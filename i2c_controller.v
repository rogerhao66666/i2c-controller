==> flow/design.v <==
module i2c_controller
#(
	parameter ADDR_BW = 7,
	parameter DATA_BW = 8,
	parameter CLK_PER_HALF_BIT = 2
)
(
	input i_clk,
	input i_rstn,
	input i_enable,
	input i_tx_rw,
	input [ADDR_BW-1:0] i_tx_addr,
	input [DATA_BW-1:0] i_tx_data,
	output o_tx_ready,
	output [DATA_BW-1:0] o_rx_data,
	output i2c_scl,
	inout i2c_sda
);
localparam CNT_BW = $clog2(DATA_BW);
localparam S_IDLE = 0;
localparam S_START = 1;
localparam S_ADDRESS = 2;
localparam S_ADDR_ACK = 3;
localparam S_WRITE_DATA = 4;
localparam S_READ_DATA = 5;
localparam S_LOAD_ACK = 6;
localparam S_SEND_ACK = 7;
localparam S_END = 8;
reg [8:0] state;
wire clk, rstn, enable, tx_ready;
wire tx_rw;
wire [ADDR_BW-1:0] tx_addr;
wire [DATA_BW-1:0] tx_data;
wire sda_in;
reg [$clog2(CLK_PER_HALF_BIT*2)-1:0] i2c_clk_cnt;
reg i2c_clk;
reg i2c_clk_p_edge, i2c_clk_n_edge;
reg i2c_scl_enable;
reg [CNT_BW-1:0] sft_cnt;
reg [DATA_BW-1:0] data_mem;
reg [(ADDR_BW+1)-1:0] addr_mem;
reg sda_out;
reg sda_en;
assign clk = i_clk;
assign rstn = i_rstn;
assign enable = i_enable;
assign tx_rw = i_tx_rw;
assign tx_addr = i_tx_addr;
assign tx_data = i_tx_data;
assign o_rx_data = data_mem;
assign o_tx_ready = tx_ready;
assign tx_ready = (state[S_IDLE] && rstn) ? 1'b1 : 1'b0;
assign i2c_scl = (~i2c_scl_enable) ? 1'b1 : i2c_clk;
io_pad u_i2c_io_pad
(
	.tx_data(sda_out),
	.tx_en(sda_en),
	.rx_data(sda_in),
	.pad_data(i2c_sda)
);
always @(posedge clk or negedge rstn) begin
	if (~rstn) begin
		i2c_clk_cnt <= 0;
		i2c_clk <= 1'b0;
		i2c_clk_p_edge <= 1'b0;
		i2c_clk_n_edge <= 1'b0;
	end
	else begin
		i2c_clk_p_edge <= 1'b0;
		i2c_clk_n_edge <= 1'b0;
		if (i2c_clk_cnt == CLK_PER_HALF_BIT*2-1) begin
			i2c_clk_n_edge <= 1'b1;
			i2c_clk_cnt <= 0;
			i2c_clk <= ~i2c_clk;
		end
		else if (i2c_clk_cnt == CLK_PER_HALF_BIT-1) begin
			i2c_clk_p_edge <= 1'b1;
			i2c_clk_cnt <= i2c_clk_cnt + 1'b1;
			i2c_clk <= ~i2c_clk;
		end
		else begin
			i2c_clk_cnt <= i2c_clk_cnt + 1'b1;
		end
	end
end
always @(posedge clk or negedge rstn) begin
	if (~rstn) begin
		state <= 9'b0;
		state[S_IDLE] <= 1'b1;
		addr_mem <= {(ADDR_BW+1){1'b0}};
		data_mem <= {DATA_BW{1'b0}};
		sda_out <= 1'b1;
		sft_cnt <= 0;
		i2c_scl_enable <= 1'b0;
		sda_en <= 1'b1;
	end
	else begin
		state <= 9'b0;
		case(1'b1)
			state[S_IDLE]: begin
				if (i2c_clk_p_edge) begin
					if (enable) begin
						state[S_START] <= 1'b1;
						addr_mem <= {tx_addr, tx_rw};
						data_mem <= tx_data;
					end
					else begin
						state[S_IDLE] <= 1'b1;
					end
				end
				else begin
					state[S_IDLE] <= 1'b1;
				end
			end
			state[S_START]: begin
				if (i2c_clk_p_edge) begin
					sda_out <= 1'b0;
					state[S_ADDRESS] <= 1'b1;
					sft_cnt <= DATA_BW-1;
				end
				else begin
					state[S_START] <= 1'b1;
				end
				if (i2c_clk_n_edge) begin
					i2c_scl_enable <= 1'b0;
					sda_en <= 1'b1;
				end
			end
			state[S_ADDRESS]: begin
				if (i2c_clk_p_edge) begin
					if (sft_cnt == 0) begin
						state[S_ADDR_ACK] <= 1'b1;
					end
					else begin
						sft_cnt <= sft_cnt - 1'b1;
						state[S_ADDRESS] <= 1'b1;
					end
				end
				else begin
					state[S_ADDRESS] <= 1'b1;
				end
				if (i2c_clk_n_edge) begin
					sda_out <= addr_mem[sft_cnt];
					i2c_scl_enable <= 1'b1;
				end
			end
			state[S_ADDR_ACK]: begin
				if (i2c_clk_p_edge) begin
					if (sda_in == 1'b0) begin
						sft_cnt <= DATA_BW-1;
						if (addr_mem[0] == 1'b0) begin
							state[S_WRITE_DATA] <= 1'b1;
						end
						else begin
							state[S_READ_DATA] <= 1'b1;
						end
					end
					else begin
						state[S_END] <= 1'b1;
					end
				end
				else begin
					state[S_ADDR_ACK] <= 1'b1;
				end
				if (i2c_clk_n_edge) begin
					sda_en <= 1'b0;
					i2c_scl_enable <= 1'b1;
				end
			end
			state[S_WRITE_DATA]: begin
				if (i2c_clk_p_edge) begin
					if (sft_cnt == 0) begin
						state[S_LOAD_ACK] <= 1'b1;
					end
					else begin
						sft_cnt <= sft_cnt - 1'b1;
						state[S_WRITE_DATA] <= 1'b1;
					end
				end
				else begin
					state[S_WRITE_DATA] <= 1'b1;
				end
				if (i2c_clk_n_edge) begin
					sda_out <= data_mem[sft_cnt];
					sda_en <= 1'b1;
					i2c_scl_enable <= 1'b1;
				end
			end
			state[S_READ_DATA]: begin
				if (i2c_clk_p_edge) begin
					data_mem[sft_cnt] <= sda_in;
					if (sft_cnt == 0) begin
						state[S_SEND_ACK] <= 1'b1;
					end
					else begin
						sft_cnt <= sft_cnt - 1'b1;
						state[S_READ_DATA] <= 1'b1;
					end
				end
				else begin
					state[S_READ_DATA] <= 1'b1;
				end
				if (i2c_clk_n_edge) begin
					sda_en <= 1'b0;
					i2c_scl_enable <= 1'b1;
				end
			end
			state[S_LOAD_ACK]: begin
				if (i2c_clk_p_edge) begin
					if (sda_in == 1'b0 && enable == 1'b1) begin
						state[S_IDLE] <= 1'b1;
					end
					else begin
						state[S_END] <= 1'b1;
					end
				end
				else begin
					state[S_LOAD_ACK] <= 1'b1;
				end
				if (i2c_clk_n_edge) begin
					sda_en <= 1'b0;
					i2c_scl_enable <= 1'b1;
				end
			end
			state[S_SEND_ACK]: begin
				if (i2c_clk_p_edge) begin
					state[S_END] <= 1'b1;
				end
				else begin
					state[S_SEND_ACK] <= 1'b1;
				end
				if (i2c_clk_n_edge) begin
					sda_out <= 1'b0;
					sda_en <= 1'b1;
					i2c_scl_enable <= 1'b1;
				end
			end
			state[S_END]: begin
				if (i2c_clk_p_edge) begin
					state[S_IDLE] <= 1'b1;
				end
				else begin
					state[S_END] <= 1'b1;
				end
				if (i2c_clk_n_edge) begin
					sda_out <= 1'b1;
					sda_en <= 1'b1;
					i2c_scl_enable <= 1'b0;
				end
			end
			default: begin
				sda_out <= 1'b1;
				data_mem <= {DATA_BW{1'b0}};
				addr_mem <= {(ADDR_BW+1){1'b0}};
				state <= 9'b0;
				state[S_IDLE] <= 1'b1;
				sft_cnt <= 0;
				i2c_scl_enable <= 1'b0;
				sda_en <= 1'b1;
			end
		endcase
	end
end
endmodule
module io_pad
(
	input tx_data,
	input tx_en,
	input rx_data,
	inout pad_data
);
assign pad_data = tx_en ? tx_data : 1'bz;
assign rx_data = pad_data;
endmodule
[From RTL to reports: i2c_controller]
The steps from the RTL of i2c_controller to its reports follow in flow order.
Lines are those of the file above, counted from 1.
Not given: n/a
Inputs
  top module: i2c_controller
  clock: i_clk
  library: sky130hd
  timing corner: tt_025C_1v80

[Word level]
Source: Yosys, flattened and elaborated, memories not mapped. Widths are those after wreduce. Registers that Yosys merges into a memory's read port (data or address) are not register bits. Print and check cells do not count. Equal cells are merged and count once.
Storage and ports
  word-level cells: 213
  input bits: 19
  register bits: 36
Cells by class
  reductions and logical operators: 9
  equality and inequality tests: 30
  mux-type cells: 150
  shift-type cells: 4
  add/subtract/negate cells: 3
  bitwise gates (word level): 6
Operators by type and width (number)
  8-bit two-way mux: 20
  1-bit two-way mux: 116
  3-bit two-way mux: 13
  10-bit AND reduction: 2
  2-bit inequality test (second input constant): 10
  6-bit inequality test (second input constant): 3
  8-bit by 3-bit variable part select with 1-bit output: 2
  3-bit by 2-bit inequality test with 1-bit output (second input constant): 5
  3-bit inequality test (second input constant): 4
  4-bit inequality test (second input constant): 3
  9-bit AND reduction: 1
  1-bit by 4-bit variable shift with 8-bit output: 1
  1-bit by 4-bit variable shift with 8-bit output (first input constant): 1
  8-bit bitwise AND: 1
  8-bit OR: 1
  8-bit inverter: 1
  7-bit AND reduction: 1
  2-bit by 1-bit inequality test with 1-bit output (second input constant): 3
  3-bit negator with 4-bit output: 1
  1-bit inverter: 3
  3-bit by 1-bit subtractor with 3-bit output (second input constant): 1
  3-bit zero test: 1
  1-bit logical AND: 2
  2-bit by 1-bit adder with 2-bit output (second input constant): 1
  2-bit by 1-bit == test with 1-bit output (second input constant): 1
  2-bit == test (second input constant): 1
  2-bit AND reduction: 1
  2-bit nonzero test: 1
  2-bit two-way mux: 1

[Depth]
Yosys ltp: most cells in a row. Word level: on the elaborated netlist, between registers, memories and ports. Mapped: between sequential cells and ports; inverters and the memories' decode and read muxes count.
Logic depth
  word-level depth: 12
  ABC_AREA: 1
  depth in mapped cells: 11

[Mapped cells and area]
Source: synth_stat.txt of the flow (Yosys; design flattened, memories mapped). It holds for the ABC_AREA given above (unset counts as 0); a run with the other value may have another netlist.
Totals and module areas in this step are rounded.
Mapped netlist
  synthesis area: 2220 µm²
  sequential part of the area: 878 µm²
  standard cells after synthesis: 306
  flip-flop cells: 35
  buffer cells: 9
Cells by type
  sky130_fd_sc_hd__dfrtp_1: number 33, total area 825.792 µm²
  sky130_fd_sc_hd__nand2_1: number 80, total area 300.288 µm²
  sky130_fd_sc_hd__nand3_1: number 31, total area 155.149 µm²
  sky130_fd_sc_hd__inv_1: number 36, total area 135.13 µm²
  sky130_fd_sc_hd__ha_1: number 8, total area 100.096 µm²
  sky130_fd_sc_hd__o21ai_0: number 20, total area 100.096 µm²
  sky130_fd_sc_hd__nor2_1: number 21, total area 78.826 µm²
  sky130_fd_sc_hd__a21oi_1: number 15, total area 75.072 µm²
  sky130_fd_sc_hd__o21ai_1: number 12, total area 60.058 µm²
  sky130_fd_sc_hd__dfstp_2: number 2, total area 52.55 µm²
  sky130_fd_sc_hd__buf_6: number 3, total area 33.782 µm²
  sky130_fd_sc_hd__nor2_4: number 3, total area 33.782 µm²
  sky130_fd_sc_hd__nor3_1: number 5, total area 25.024 µm²
  sky130_fd_sc_hd__inv_2: number 6, total area 22.522 µm²
  sky130_fd_sc_hd__a31oi_1: number 3, total area 18.768 µm²
  sky130_fd_sc_hd__o22ai_1: number 3, total area 18.768 µm²
  sky130_fd_sc_hd__a21oi_2: number 2, total area 17.517 µm²
  sky130_fd_sc_hd__o21ai_2: number 2, total area 17.517 µm²
Not listed: further types 15, cells in them 21.

[Timing after synthesis]
Path of least setup slack by OpenSTA after synthesis, without wires, with an ideal clock, recovery checks aside; 20% of the period is set as input and as output delay. Where synthesis merged equal registers, the netlist keeps one of their names.
Path after synthesis
  path type: flip-flop to flip-flop
  from: register sft_cnt[0]
  to: register data_mem[0]
  stages: 12
  slack: 0.464 ns
  data required time: 2.294 ns
  path buffers: 1
  delay of the path: 1.906 ns
  arrival time: 1.830 ns
  period: 2.37 ns
  synthesis period reached: 1.906 ns
"delay of the path" is the arrival time less input delay plus setup time.
"stages" counts driving pins, that of a launching flip-flop among them; a cell with two outputs on the path counts twice.
"synthesis period reached" is the clock period less the worst setup slack; recovery checks do not enter. This is arithmetic on one report: input and output delays are still those of the set period (20% each).
Between the ends stands the longest chain of elaborated cells between them, by number of cells; it is not shown to be the way that was timed. Of several equally long chains one is given.
Each line given opens the expression or statement behind the cell; cells for indexed reads and writes are added by Yosys, which also makes memories of some case tables.
A register here has more assigning lines than the two given.
Between the ends, after synthesis
  path through: sky130_fd_sc_hd__dfrtp_1 -> sky130_fd_sc_hd__inv_1 -> sky130_fd_sc_hd__buf_2 -> sky130_fd_sc_hd__ha_1 -> sky130_fd_sc_hd__ha_1 -> sky130_fd_sc_hd__inv_1 -> sky130_fd_sc_hd__nand2_1 -> sky130_fd_sc_hd__o21ai_0 -> sky130_fd_sc_hd__nand2_1 -> sky130_fd_sc_hd__o21ai_0 -> sky130_fd_sc_hd__nand2_1 -> sky130_fd_sc_hd__o21ai_1
  length of the longest elaborated chain: 12
  elaborated cells between the ends (all ways): 13
  source lines of those cells: 3
  those cells by class: 1 x add/sub; 2 x shift; 7 x mux; 3 x logic
Ends and longest elaborated chain, after synthesis
  start, declared: RTL line 39  | reg [CNT_BW-1:0] sft_cnt;
  start, assigned: RTL line 119  | sft_cnt <= DATA_BW-1;
  start, assigned: RTL line 135  | sft_cnt <= sft_cnt - 1'b1;
  3-bit negator with 4-bit output: RTL line 191  | data_mem[sft_cnt] <= sda_in;
  1-bit by 4-bit variable shift with 8-bit output: RTL line 191
  8-bit inverter: RTL line 191
  8-bit bitwise AND: RTL line 191
  8-bit OR: RTL line 191
  8-bit two-way mux: RTL line 190  | if (i2c_clk_p_edge) begin
  8-bit two-way mux x6: RTL line 99  | case(1'b1)
  end, assigned: RTL line 105  | data_mem <= tx_data;
  end, assigned: RTL line 191
  end, declared: RTL line 40  | reg [DATA_BW-1:0] data_mem;

[Timing after layout]
From the final timing report of stored run 2: the path of least setup slack in the routed layout; clock arrival at registers is part of the times.
Path post-layout
  path type: flip-flop to flip-flop
  from: register state[0]
  to: register addr_mem[0]
  path buffers: 3
  slack: -0.35 ns
  period: 1.23 ns
  data required time: 1.39 ns
  arrival time: 1.75 ns
  stages: 11
Between the ends stands the longest chain of elaborated cells between them, by number of cells; it is not shown to be the way that was timed. Of several equally long chains one is given.
A register here has more assigning lines than the two given.
Between the ends, post-layout
  path through: sky130_fd_sc_hd__dfstp_2 -> sky130_fd_sc_hd__buf_6 -> sky130_fd_sc_hd__inv_6 -> sky130_fd_sc_hd__nand2_1 -> sky130_fd_sc_hd__o21ai_4 -> sky130_fd_sc_hd__buf_4 -> sky130_fd_sc_hd__o211ai_2 -> sky130_fd_sc_hd__nor2_4 -> sky130_fd_sc_hd__buf_12 -> sky130_fd_sc_hd__nand3_1 -> sky130_fd_sc_hd__o21ai_1
  length of the longest elaborated chain: 2
  elaborated cells between the ends (all ways): 12
  source lines of those cells: 1
  those cells by class: 10 x eq/ne; 1 x mux; 1 x reduce/logical
Ends and longest elaborated chain, post-layout
  start, declared: RTL line 29  | reg [8:0] state;
  start, assigned: RTL line 88  | state <= 9'b0;
  start, assigned: RTL line 89  | state[S_IDLE] <= 1'b1;
  2-bit by 1-bit inequality test with 1-bit output
  10-bit AND reduction
  end, assigned: RTL line 90  | addr_mem <= {(ADDR_BW+1){1'b0}};
  end, assigned: RTL line 104  | addr_mem <= {tx_addr, tx_rw};
  end, declared: RTL line 41  | reg [(ADDR_BW+1)-1:0] addr_mem;

Add stored flow runs of i2c_controller

Record of 2 stored runs of the RTL-to-layout flow on i2c_controller, platform sky130hd. The runs are unordered. Constraints: input delay and output delay 20% of the set period each, output load 0.01 pF.
"total power after layout": no workload was simulated; the value follows from the tool's default switching activity.
Values from the reports are rounded here.

==> stored run 1: settings <==
{ "period_ns": 3.0, "CORE_UTILIZATION": 54, "SETUP_SLACK_MARGIN": -0.28, "PLACE_DENSITY_LB_ADDON": 0.23, "CELL_PAD_IN_SITES_GLOBAL_PLACEMENT": 2, "CTS_CLUSTER_SIZE": 51, "SLEW_MARGIN": 10, "MAX_ROUTING_LAYER": "met5", "CAP_MARGIN": 20, "CORE_MARGIN": 2 }
==> stored run 1: results <==
unfinished; error FLW-0024 in placement

==> stored run 2: settings <==
{ "period_ns": 1.23, "CORE_UTILIZATION": 34, "SETUP_SLACK_MARGIN": 0.24, "CELL_PAD_IN_SITES_GLOBAL_PLACEMENT": 0, "ABC_AREA": 1, "CAP_MARGIN": 35, "CORE_MARGIN": 2, "SLEW_MARGIN": 20 }
==> stored run 2: results <==
synthesis area: 2220 µm²
area inside the die boundary: 7190 µm²
standard-cell area after routing: 3420 µm²
final design utilization: 54.2%
smallest setup slack: -0.354 ns
total negative setup slack: -6.32 ns
total power after layout: 7.26 mW
